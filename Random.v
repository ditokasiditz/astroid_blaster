==> flow/design.v <==
`timescale 1ns / 1ps
module Random(
    input clk,
    input reset,
    input enable,
    output reg [15:0] random_number,
    output reg valid
);
    reg [31:0] lfsr1, lfsr1_next;
    reg [31:0] lfsr2, lfsr2_next;
    reg [31:0] lfsr3, lfsr3_next;
    reg [3:0] counter;
    reg [3:0] counter_next;
    always @(posedge clk or posedge reset) begin
        if (reset) begin
            lfsr1 <= 32'h80000057;
            lfsr2 <= 32'h0000000B;
            lfsr3 <= 32'h00000101;
            counter <= 0;
            valid <= 0;
        end else begin
            if (enable) begin
                lfsr1_next = lfsr1 ^ (lfsr1 >> 7) ^ (lfsr1 >> 16) ^ (lfsr1 >> 30);
                lfsr2_next = lfsr2 ^ (lfsr2 >> 13) ^ (lfsr2 >> 23) ^ (lfsr2 >> 31);
                lfsr3_next = lfsr3 ^ (lfsr3 >> 11) ^ (lfsr3 >> 18) ^ (lfsr3 >> 29);
                lfsr1 <= lfsr1_next;
                lfsr2 <= lfsr2_next;
                lfsr3 <= lfsr3_next;
                counter_next = counter + 1;
                counter <= counter_next;
                if (counter == 4'b1111) begin
                    random_number <= (lfsr1[15:0] ^ lfsr2[15:0] ^ lfsr3[15:0]);
                    valid <= 1;
                end else begin
                    valid <= 0;
                end
            end else begin
                valid <= 0;
            end
        end
    end
endmodule
Step by step through the tools: Random
The steps from the RTL of Random to its reports follow in flow order. Lines are those of the file above, counted from 1. Library cell names are shortened. The mark -- stands for no value.

Design top: Random. Clock port: clk. Standard-cell library: sky130hd. Library corner: tt_025C_1v80.

Elaborated design
Source: Yosys, flattened and elaborated, memories not mapped. Widths are those after wreduce. Registers that Yosys merges into a memory's read port (data or address) are not register bits. Print and check cells do not count. Equal cells are merged and count once.

Under elaborated cells stands 23. The entry for RAM bits reads 0. Bits in latches: 0. The figure for register bits after elaboration is 117. The entry for bits in read-only memories reads 0. The entry for clocked read ports x word width reads 0. The entry for memories reads 0. For input bits the number is 3.

Magnitude comparators: 0. Under mux-type cells stands 2. The figure for $add $sub $neg is 1. The figure for shift-type cells is 0. The entry for reductions and logical operators reads 1. Under eq/ne operators stands 1. Under div/mod/pow operators stands 0. For multipliers the number is 0. Bitwise operators: 12.

Operator list (count): XOR 16 bit (2); XOR 32 x 1 -> 32 bit (1); XOR 32 x 14 -> 32 bit (1); XOR 32 x 16 -> 32 bit (1); XOR 32 x 19 -> 32 bit (1); XOR 32 x 2 -> 32 bit (1); XOR 32 x 21 -> 32 bit (1); XOR 32 x 25 -> 32 bit (1); XOR 32 x 3 -> 32 bit (1); XOR 32 x 9 -> 32 bit (1); adder 4 x 1 -> 4 bit (second input constant) (1); == test 4 bit (second input constant) (1); AND reduction 3 bit (1); 2-to-1 mux 1 bit (2); NOT 1 bit (1).

Logic depth
Yosys ltp: most cells in a row. Word level: on the elaborated netlist, between registers, memories and ports. Mapped: between sequential cells and ports; inverters and the memories' decode and read muxes count.

The figure for word-level depth is 3. Under ABC_AREA stands 0. For gate-level depth with buffers the number is 3.

Mapped cells and area
Source: synth_stat.txt of the flow (Yosys; design flattened, memories mapped). It holds for the ABC_AREA given above (unset counts as 0); a run with the other value may have another netlist.

Cells by type: dfrtp_1 (count 11, total area 275.264 sq um); edfxtp_1 (count 5, total area 150.144 sq um); buf_4 (count 11, total area 82.579 sq um); xnor2_1 (count 8, total area 70.067 sq um); xor2_1 (count 4, total area 35.034 sq um); dfstp_2 (count 1, total area 26.275 sq um); nand2_1 (count 6, total area 22.522 sq um); inv_1 (count 4, total area 15.014 sq um); ha_1 (count 1, total area 12.512 sq um); nand4_2 (count 1, total area 12.512 sq um); buf_6 (count 1, total area 11.261 sq um); mux2_1 (count 1, total area 11.261 sq um); nor3_2 (count 1, total area 10.01 sq um); conb_1 (count 2, total area 7.507 sq um); nand2_2 (count 1, total area 6.256 sq um); nor2_1 (count 1, total area 3.754 sq um).

Under sequential area stands 451.7 sq um. The figure for buffer cells is 12. The figure for cells in the netlist is 59. The entry for flip-flop cells reads 17. The figure for synthesis area is 752.0 sq um.

Path before layout
Source: OpenSTA report_checks on the synthesized netlist (no wires, ideal clock, input and output delay 20% of the period each), path of least setup slack; recovery checks are left aside. Register names are those of the netlist, which keeps one name where synthesis merged equal registers.

Path kind: register to register. Start: register counter[0]. End: register random_number[10]. Driving pins on the path: 4. Path delay: 1246 ps. Path buffers: 0. Setup time: 342 ps. Under period stands 1450 ps. The figure for data arrival time is 904 ps. The figure for slack is 204 ps. For launch time at the first pin the number is 0 ps. The figure for synthesis period reached is 1246 ps.

"path delay" is the arrival time less input delay plus setup time. "driving pins on the path": output pins that drive a net of the path, with the launching flip-flop's if there is one; two outputs of one cell count as two. "synthesis period reached" = period - worst setup slack (recovery checks aside). The figure is calculated, with input and output delays left at 20% of the set period. The rows between start and end are the longest chain of elaborated cells between them; the timing report does not say that the signal goes this way. Where chains are equally long, one stands for them. Each line given opens the expression or statement behind the cell; cells for indexed reads and writes are added by Yosys, which also makes memories of some case tables.

Path through: dfrtp_1 -> ha_1 -> nand2_2 -> nor3_2. The figure for length of the longest elaborated chain is 2. Under elaborated cells on any way between the ends stands 2. Under source lines of those cells stands 1. Classes of those cells: 1 x eq/ne; 1 x reduce/logical.

Ends and longest elaborated chain, after synthesis: from (decl) (line 12) `reg [3:0] counter;`; from (assign) (line 19) `counter <= 0;`; from (assign) (line 30) `counter <= counter_next;`; == test 4 bit (line 31) `if (counter == 4'b1111) begin`; AND reduction 3 bit; to (assign) (line 32) `random_number <= (lfsr1[15:0] ^ lfsr2[15:0] ^ lfsr3[15:0]);`; to (decl) (line 6) `output reg [15:0] random_number,`.

Path in the finished layout
Path of least setup slack in the final report of run B (OpenROAD, finished layout, wires in). Where an end is a register, its clock arrival counts in the times. The path's times are printed in steps of 10 ps; the period is the one set.

Path kind: register to register. Start: register counter[0]. End: register random_number[1]. The figure for data arrival time is 1230 ps. The figure for slack is 220 ps. Driving pins on the path: 5. Path buffers: 1. Under period stands 1440 ps. Setup time: 270 ps. For launch time at the first pin the number is 280 ps.

The rows between start and end are the longest chain of elaborated cells between them; the timing report does not say that the signal goes this way. Where chains are equally long, one stands for them.

Path through: dfrtp_1 -> ha_1 -> nand2_2 -> nor3_2 -> buf_4. The figure for length of the longest elaborated chain is 2. Under elaborated cells on any way between the ends stands 2. Under source lines of those cells stands 1. Classes of those cells: 1 x eq/ne; 1 x reduce/logical.

Ends and longest elaborated chain, post-layout: from (decl) (line 12) `reg [3:0] counter;`; from (assign) (line 19) `counter <= 0;`; from (assign) (line 30) `counter <= counter_next;`; == test 4 bit (line 31) `if (counter == 4'b1111) begin`; AND reduction 3 bit; to (assign) (line 32) `random_number <= (lfsr1[15:0] ^ lfsr2[15:0] ^ lfsr3[15:0]);`; to (decl) (line 6) `output reg [15:0] random_number,`.

Memo
Re: implementation data of Random

Top module Random; platform sky130hd; tools Yosys and OpenROAD; 2 stored runs in no particular order. Input and output delays are each 20% of the period that was set; the output load is 0.01 pF. "reached clock period" means the clock period less the worst setup slack. The figure is calculated, with input and output delays left at 20% of the set period. By "critical setup path time" is meant the share of the clock period that the worst setup path is allowed (20% is reserved at inputs, 20% at outputs), minus its slack. Clock arrival times at its registers enter into it. "power": no workload was simulated; the value follows from the tool's default switching activity. "critical setup path time" is known to 10 ps.

Run A has these settings: period_ns 1.14; CORE_UTILIZATION 53; SETUP_SLACK_MARGIN 0.29; PLACE_DENSITY_LB_ADDON 0.1; HOLD_SLACK_MARGIN 0.14; CORE_ASPECT_RATIO 1.89; CORE_MARGIN 3; CELL_PAD_IN_SITES_GLOBAL_PLACEMENT 1; CAP_MARGIN 35; SLEW_MARGIN 25; MAX_ROUTING_LAYER met4. Outcome: no results, floorplanning failed with PDN-0185.

Run B has these settings: period_ns 1.44; CORE_UTILIZATION 35; CAP_MARGIN 20; CORE_MARGIN 2; SLEW_MARGIN 20. For the power the run shows 1.502 mW. The overall die area stands at 2535.1 sq um. The reached clock period reads 1222 ps. The synthesized cell area stands at 752.0 sq um. The setup slack of the worst path reads 218 ps. The measured utilization after layout is 43.5 %. The critical setup path time stands at 1220 ps. Critical path kind: register to register. For the area of the standard cells in the finished layout the run shows 870.8 sq um. For the setup TNS the run shows 0 ps.
